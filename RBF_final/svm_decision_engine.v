==> flow/design.v <==
`timescale 1ns / 1ps
module svm_decision_engine #(
    parameter WIDTH = 16,
    parameter FRAC = 12,
    parameter N_SV = 31
)(
    input  wire              clk,
    input  wire              rst,
    input  wire              start,          
    input  wire signed [15:0] kernel_val,     
    input  wire              kernel_valid,   
    input  wire signed [15:0] dual_coeff,     
    input  wire signed [15:0] intercept,      
    output reg signed [31:0]  decision_out,   
    output reg               done            
);
    reg signed [31:0] accumulator;
    reg [5:0]         sv_count;
    wire signed [31:0] product = $signed(dual_coeff) * $signed(kernel_val);
    always @(posedge clk) begin
        if (rst) begin
            sv_count     <= 6'd0;
            done         <= 1'b0;
            decision_out <= 32'd0;
            accumulator  <= 32'd0;
        end else if (start) begin
            accumulator  <= -{ {4{intercept[15]}}, intercept, 12'd0 };
            sv_count     <= 6'd0;
            done         <= 1'b0;
        end else if (kernel_valid) begin
            accumulator <= accumulator + product;
            if (sv_count == (N_SV - 1)) begin
                done         <= 1'b1; 
                decision_out <= accumulator + product;
                sv_count     <= 6'd0; 
            end else begin
                sv_count     <= sv_count + 1;
                done         <= 1'b0;
            end
        end else begin
            done <= 1'b0;  
        end
    end
endmodule
From RTL to reports: svm_decision_engine
The steps from the RTL of svm_decision_engine to its reports follow in flow order.
Line numbers count from 1 in the design file above.
Library cell names are shortened.
The mark -- stands for no value.
- design top: svm_decision_engine
- clock input: clk
- cell library: sky130hd
- corner: tt_025C_1v80

After elaboration
Counts by Yosys on the flattened word-level netlist (proc, flatten, opt, wreduce; memories kept). Register bits leave out memories and registers merged into their read ports (data or address). Print and check cells are left out. Cells with the same type and inputs are merged into one.
- noted $add $sub $neg: 3
- multipliers: 1
- equal/unequal tests: 1
- multiplexer cells: 4
- noted bitwise operators: 2
- noted reduce/logical cells: 4
- operators with widths (cell ; number):
    multiplier 16 x 16 -> 32 bit ; 1
    two-way mux 32 bit ; 2
    adder 32 bit ; 1
    negation 32 bit ; 1
    adder 6 x 1 -> 6 bit with constant B ; 1
    == test 6 x 5 -> 1 bit with constant B ; 1
    two-way mux 6 bit ; 1
    AND reduction 3 bit ; 1
    OR reduction 3 bit ; 1
    inverter 1 bit ; 2
    nonzero test 2 bit ; 1
    OR reduction 2 bit ; 1
    two-way mux 1 bit ; 1
- flip-flop bits (word level) at 71
- output and inout port bits: 33
- elaborated cells: 19

Depth
Longest topological path by Yosys (ltp), each cell counted once; first at word level (registers and memories cut), then after technology mapping (sequential cells cut; the memories' decode and read muxes count).
- depth in word-level cells at 4
- ABC_AREA: 0
- gate-level depth with buffers: 25
- depth with buffers taken out at 24

Synthesis result
Yosys stat after the flow's synthesis: flattened, memories mapped to cells. It holds for the ABC_AREA given above (unset counts as 0); a run with the other value may have another netlist.
The area totals of this step are shown rounded.
- cells by type (type ; number ; area in all (um^2)):
    fa_1 ; 292 ; 5.85E+03
    dfxtp_1 ; 71 ; 1.42E+03
    inv_1 ; 359 ; 1.35E+03
    ha_1 ; 101 ; 1.26E+03
    and2_1 ; 122 ; 763.232
    nand2_1 ; 199 ; 746.966
    a21oi_1 ; 61 ; 305.293
    xnor2_1 ; 33 ; 289.027
    nor2_1 ; 57 ; 213.955
    clkbuf_1 ; 49 ; 183.926
    xor2_1 ; 21 ; 183.926
    a211oi_1 ; 18 ; 135.13
    a21o_1 ; 14 ; 105.101
    mux2i_1 ; 10 ; 100.096
    a221oi_1 ; 8 ; 70.067
    nand3_1 ; 13 ; 65.062
    nor3_1 ; 10 ; 50.048
    o21ai_0 ; 10 ; 50.048
Not listed: further types 39, cells in them 90.
- noted cell count: 1538
- noted cell area after synthesis: 13850 um^2
- sequential area at 1421 um^2
- mapped flip-flops: 71
- buffers at 57

Worst setup path after synthesis
Path of least setup slack by OpenSTA after synthesis, without wires, with an ideal clock, recovery checks aside; 20% of the period is set as input and as output delay. Where synthesis merged equal registers, the netlist keeps one of their names.
- kind: input -> register
- from: input kernel_val[1]
- to: register accumulator[30]
- period at 8.2 ns
- input delay: 1.640 ns
- setup time: 0.132 ns
- arrival at 7.180 ns
- noted setup slack: 0.889 ns
- noted path delay: 5.672 ns
- noted driving pins on the path: 22
- noted synthesis period reached: 7.311 ns
"path delay" = arrival - input delay + setup time.
"driving pins on the path" counts driving pins, that of a launching flip-flop among them; a cell with two outputs on the path counts twice.
"synthesis period reached" is the clock period less the worst setup slack; recovery checks do not enter. This is arithmetic on one report: input and output delays are still those of the set period (20% each).
Between the ends stands the longest chain of elaborated cells between them, by number of cells; it is not shown to be the way that was timed. Of several equally long chains one is given.
A line is the first line of the expression or statement that the cell stems from. Yosys adds cells for indexed reads and writes and turns some case tables into memories.
At most two assigning lines are given for a register; there are more.
- cells stage by stage: clkbuf_1 nand2_1 inv_1 fa_1 inv_1 fa_1 fa_1 inv_1 fa_1 fa_1 inv_1 fa_1 inv_1 ha_1 a21o_1 a21o_1 a21o_2 a21oi_1 a21oi_1 or3_1 a31oi_1 o22ai_1
- cells in the longest elaborated chain at 4
- RTL lines, path after synthesis (item ; line ; source):
    from (decl) ; 10 ; input  wire signed [15:0] kernel_val,
    multiplier 16 x 16 -> 32 bit ; 19 ;
    adder 32 bit ; 31 ;
    two-way mux 32 bit ; 30 ; end else if (kernel_valid) begin
    two-way mux 32 bit ; 26 ; end else if (start) begin
    to (assign) ; 27 ; accumulator  <= -{ {4{intercept[15]}}, intercept, 12'd0 };
    to (assign) ; 31 ;
    to (decl) ; 17 ; reg signed [31:0] accumulator;

Timing after layout
Path of least setup slack in the final report of stored run 1 (OpenROAD, finished layout, wires in). Where an end is a register, its clock arrival counts in the times.
- kind: input -> register
- from: input kernel_val[1]
- to: register accumulator[31]
- period at 10.5 ns
- input delay: 2.10 ns
- setup time: 0.10 ns
- arrival at 9.06 ns
- noted setup slack: 1.66 ns
- noted driving pins on the path: 20
Between the ends stands the longest chain of elaborated cells between them, by number of cells; it is not shown to be the way that was timed. Of several equally long chains one is given.
At most two assigning lines are given for a register; there are more.
- cells stage by stage: clkdlybuf4s50_1 nand2_1 inv_1 fa_1 inv_1 fa_1 fa_1 fa_1 fa_1 fa_1 inv_1 ha_1 and3_2 nand3_1 a211oi_1 o21ai_1 a21oi_1 xor2_1 o211ai_1 and2_1
- cells in the longest elaborated chain at 4
- RTL lines, path post-layout (item ; line ; source):
    from (decl) ; 10 ; input  wire signed [15:0] kernel_val,
    multiplier 16 x 16 -> 32 bit ; 19 ;
    adder 32 bit ; 31 ;
    two-way mux 32 bit ; 30 ; end else if (kernel_valid) begin
    two-way mux 32 bit ; 26 ; end else if (start) begin
    to (assign) ; 27 ; accumulator  <= -{ {4{intercept[15]}}, intercept, 12'd0 };
    to (assign) ; 31 ;
    to (decl) ; 17 ; reg signed [31:0] accumulator;

Ticket comment

Stored flow runs of svm_decision_engine (2 of them; Yosys, OpenROAD, sky130hd). They differ in their settings and are not a sequence. Constraints: input delay and output delay 20% of the set period each, output load 0.01 pF.
The results are shown rounded.

Stored run 1
Settings were period_ns = 10.5; CAP_MARGIN = 20; CORE_MARGIN = 2; CORE_UTILIZATION = 40; SLEW_MARGIN = 20
- smallest hold slack: 0.457 ns
- synthesized cell area: 13,850 um^2
- std-cell area (final layout) at 15,450 um^2
- worst setup slack after layout: 1.657 ns
- final utilization: 0.45
- summed negative setup slack: 0.000 ns
- noted the area of the die: 36,140 um^2

Stored run 2
Settings were period_ns = 15.9; CORE_UTILIZATION = 67; SETUP_SLACK_MARGIN = 0.6; PLACE_DENSITY = 0.65; TNS_END_PERCENT = 80; ABC_AREA = 0; GPL_TIMING_DRIVEN = 0; CTS_CLUSTER_DIAMETER = 42; MIN_ROUTING_LAYER = met2; CAP_MARGIN = 20; CORE_MARGIN = 2; SLEW_MARGIN = 20
- smallest hold slack: 0.450 ns
- synthesized cell area: 13,850 um^2
- std-cell area (final layout) at 15,310 um^2
- worst setup slack after layout: 5.558 ns
- final utilization: 0.757
- summed negative setup slack: 0.000 ns
- noted the area of the die: 21,840 um^2
