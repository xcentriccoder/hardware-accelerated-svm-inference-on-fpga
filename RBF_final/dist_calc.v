==> flow/design.v <==
`timescale 1ns / 1ps
`timescale 1ns / 1ps
module dist_calc #(
    parameter N_FEATURES = 4,
    parameter WIDTH      = 16
)(
    input  wire              clk,
    input  wire              rst,
    input  wire              start,         
    input  wire signed [WIDTH-1:0] x_in,
    input  wire signed [WIDTH-1:0] sv_in,
    output reg signed [31:0] dist_out,
    output reg               done
);
    reg [2:0]         feature_count;
    reg signed [31:0] accumulator;
    reg               active;              
    wire signed [WIDTH-1:0]  diff   = x_in - sv_in;
    wire signed [31:0]        square = diff * diff;
    always @(posedge clk) begin
        if (rst) begin
            accumulator   <= 32'd0;
            dist_out      <= 32'd0;
            feature_count <= 3'd0;
            done          <= 1'b0;
            active        <= 1'b0;
        end else begin
            done <= 1'b0;  
            if (start) begin
                accumulator   <= square;
                feature_count <= 3'd1;
                active        <= 1'b1;
            end else if (active) begin
                if (feature_count < N_FEATURES - 1) begin
                    accumulator   <= accumulator + square;
                    feature_count <= feature_count + 1'b1;
                end else begin
                    dist_out      <= accumulator + square;
                    done          <= 1'b1;
                    feature_count <= 3'd0;
                    accumulator   <= 32'd0;
                    active        <= 1'b0;
                end
            end
        end
    end
endmodule
Tool chain data of dist_calc
The steps from the RTL of dist_calc to its reports follow in flow order.
Line numbers count from 1 in the design file above.
Library cell names are shortened.
A cell with n/a has no value.
Design
  top module: dist_calc
  clock port: clk
  standard-cell library: sky130hd
  corner: tt_025C_1v80

After elaboration
Counts by Yosys on the flattened word-level netlist (proc, flatten, opt, wreduce; memories kept). Register bits leave out memories and registers merged into their read ports (data or address). Print and check cells are left out. Cells with the same type and inputs are merged into one.
Operators by class
  bitwise gates (word level): 3
  add/subtract/negate cells: 3
  $mul: 1
  muxes and demuxes: 10
  reductions and logical operators: 4
  order comparisons: 1
Operators with widths (count)
  multiplier 16 x 16 -> 32 bit: 1
  two-way mux 32 bit: 3
  adder 32 bit: 1
  subtractor 16 bit: 1
  two-way mux 1 bit: 6
  inverter 1 bit: 3
  adder 3 x 1 -> 3 bit with constant B: 1
  less-than comparator 3 x 2 -> 1 bit with constant B: 1
  AND reduction 3 bit: 1
  OR reduction 3 bit: 1
  two-way mux 3 bit: 1
  nonzero test 2 bit: 1
  OR reduction 2 bit: 1
Bit counts
  bits in registers: 69
  output and inout bits: 33
  input port bits: 35
  cells after elaboration: 28

Logic depth
Yosys ltp: most cells in a row. Word level: on the elaborated netlist, between registers, memories and ports. Mapped: between sequential cells and ports; inverters and the memories' decode and read muxes count.
Logic depth
  depth after elaboration: 6
  ABC_AREA: 0
  gate-level depth with buffers: 46
  gate-level depth less buffers: 46

Synthesis result
Source: synth_stat.txt of the flow (Yosys; design flattened, memories mapped). It holds for the ABC_AREA given above (unset counts as 0); a run with the other value may have another netlist.
Cells by type
  fa_1: count 237, total area 4744.55 um^2
  ha_1: count 134, total area 1.68E+03 um^2
  dfxtp_1: count 69, total area 1.38E+03 um^2
  inv_1: count 353, total area 1.33E+03 um^2
  nand2_1: count 150, total area 563.04 um^2
  xnor2_1: count 52, total area 455.437 um^2
  nor2_1: count 120, total area 450.432 um^2
  a21oi_1: count 83, total area 415.398 um^2
  xor2_1: count 29, total area 253.994 um^2
  o21ai_0: count 40, total area 200.192 um^2
  a21o_1: count 26, total area 195.187 um^2
  clkbuf_1: count 42, total area 157.651 um^2
  a221oi_1: count 16, total area 140.134 um^2
  nor3_1: count 28, total area 140.134 um^2
  o21a_1: count 15, total area 112.608 um^2
  a211oi_1: count 14, total area 105.101 um^2
  nand3_1: count 14, total area 70.067 um^2
  a31oi_1: count 11, total area 68.816 um^2
Other cell types: 52; their cells: 156.
Mapped netlist
  flip-flop cells: 69
  sequential part of the area: 1381.3 um^2
  cell count: 1589
  cell area after synthesis: 13700.6 um^2
  buffers: 49

Worst setup path after synthesis
Path of least setup slack by OpenSTA after synthesis, without wires, with an ideal clock, recovery checks aside; 20% of the period is set as input and as output delay. Where synthesis merged equal registers, the netlist keeps one of their names.
Timing path post-synthesis
  path kind: input to register
  start: input port x_in[0]
  end: register accumulator[28]
  launch time at the first pin: 3.180 ns
  path delay: 9.234 ns
  driving pins on the path: 43
  arrival time: 12.311 ns
  period: 15.9 ns
  external input delay: 3.180 ns
  path buffers: 1
  path slack: 3.486 ns
  synthesis period reached: 12.414 ns
"path delay" is the arrival time less input delay plus setup time.
"driving pins on the path": output pins that drive a net of the path, with the launching flip-flop's if there is one; two outputs of one cell count as two.
"synthesis period reached" is the clock period less the worst setup slack; recovery checks do not enter. This is arithmetic on one report: input and output delays are still those of the set period (20% each).
The rows between start and end are the longest chain of elaborated cells between them; the timing report does not say that the signal goes this way. Where chains are equally long, one stands for them.
Each line given opens the expression or statement behind the cell; cells for indexed reads and writes are added by Yosys, which also makes memories of some case tables.
At most two assigning lines are given for a register; there are more.
Between the ends, post-synthesis
  cells stage by stage: inv_1 -> ha_1 -> inv_1 -> fa_1 -> a21o_1 -> a21oi_1 -> o21ai_1 -> a31oi_1 -> xor2_1 -> clkinv_1 -> nand2_1 -> inv_1 -> fa_1 -> inv_1 -> fa_1 -> fa_1 -> inv_1 -> fa_1 -> [... 7 more ...] -> a21oi_1 -> a21boi_1 -> o41a_1 -> o21a_1 -> nor2_1 -> xnor2_1 -> ha_1 -> clkbuf_1 -> nand4_1 -> nor3_1 -> o311ai_0 -> o211ai_1 -> a31oi_1 -> o21ai_0 -> xor2_1 -> and3_1 -> a211oi_1 -> a2111oi_2
  length of the longest elaborated chain: 6
  elaborated cells on any way between the ends: 6
RTL lines, path post-synthesis
  start: declaration: line 10  | input  wire signed [WIDTH-1:0] x_in,
  subtractor 16 bit: line 18  | wire signed [WIDTH-1:0]  diff   = x_in - sv_in;
  multiplier 16 x 16 -> 32 bit: line 19  | wire signed [31:0]        square = diff * diff;
  adder 32 bit: line 35  | accumulator   <= accumulator + square;
  two-way mux 32 bit: line 34  | if (feature_count < N_FEATURES - 1) begin
  two-way mux 32 bit: line 33  | end else if (active) begin
  two-way mux 32 bit: line 29  | if (start) begin
  end: assignment: line 30  | accumulator   <= square;
  end: assignment: line 35
  end: declaration: line 16  | reg signed [31:0] accumulator;

Appendix: runs

Module dist_calc, platform sky130hd: 2 stored runs of the flow (Yosys, OpenROAD) with differing settings, in no particular order. Input and output delays are each 20% of the period that was set; the output load is 0.01 pF.

Flow files of run A
==> flow/run.sh <==
#!/bin/bash
# the make line also repeats the synthesis and layout settings of config.mk as NAME=value (left out here)
make -C /OpenROAD-flow-scripts/flow DESIGN_CONFIG=/design/flow/config.mk WORK_HOME=/design/flow/orfs CLKGATE_MAP_FILE= finish
==> flow/config.mk <==
export PLATFORM = sky130hd
export DESIGN_NAME = dist_calc
export DESIGN_NICKNAME = dist_calc
export VERILOG_FILES = /design/flow/design.v
export SDC_FILE = /design/flow/constraint.sdc
export NUM_CORES = 4
export LEC_CHECK = 0
export ABC_AREA = 0
export CAP_MARGIN = 20
export CELL_PAD_IN_SITES_DETAIL_PLACEMENT = 2
export CELL_PAD_IN_SITES_GLOBAL_PLACEMENT = 3
export CORE_MARGIN = 2
export CORE_UTILIZATION = 57
export CTS_CLUSTER_SIZE = 58
export GPL_ROUTABILITY_DRIVEN = 1
export GPL_TIMING_DRIVEN = 1
export MIN_ROUTING_LAYER = met2
export PLACE_DENSITY_LB_ADDON = 0.02
export SLEW_MARGIN = 20
==> flow/constraint.sdc <==
create_clock -name core_clock -period 12.8 [get_ports {clk}]
set_input_delay 2.5600 -clock core_clock [delete_from_list [all_inputs] [get_ports {clk}]]
set_output_delay 2.5600 -clock core_clock [all_outputs]
set_load 0.01 [all_outputs]

report of run A: did not finish, place, FLW-0024

Flow files of run B
==> flow/run.sh <==
#!/bin/bash
# the make line also repeats the synthesis and layout settings of config.mk as NAME=value (left out here)
make -C /OpenROAD-flow-scripts/flow DESIGN_CONFIG=/design/flow/config.mk WORK_HOME=/design/flow/orfs CLKGATE_MAP_FILE= finish
==> flow/config.mk <==
export PLATFORM = sky130hd
export DESIGN_NAME = dist_calc
export DESIGN_NICKNAME = dist_calc
export VERILOG_FILES = /design/flow/design.v
export SDC_FILE = /design/flow/constraint.sdc
export NUM_CORES = 4
export LEC_CHECK = 0
export ABC_AREA = 0
export CAP_MARGIN = 35
export CELL_PAD_IN_SITES_GLOBAL_PLACEMENT = 1
export CORE_MARGIN = 7
export CORE_UTILIZATION = 72
export CTS_CLUSTER_SIZE = 26
export HOLD_SLACK_MARGIN = 0.19
export MIN_ROUTING_LAYER = met2
export PLACE_DENSITY_LB_ADDON = 0.28
export SETUP_SLACK_MARGIN = 4.29
export SLEW_MARGIN = 5
==> flow/constraint.sdc <==
create_clock -name core_clock -period 19.8 [get_ports {clk}]
set_input_delay 3.9600 -clock core_clock [delete_from_list [all_inputs] [get_ports {clk}]]
set_output_delay 3.9600 -clock core_clock [all_outputs]
set_load 0.01 [all_outputs]

report of run B: did not finish, place, FLW-0024
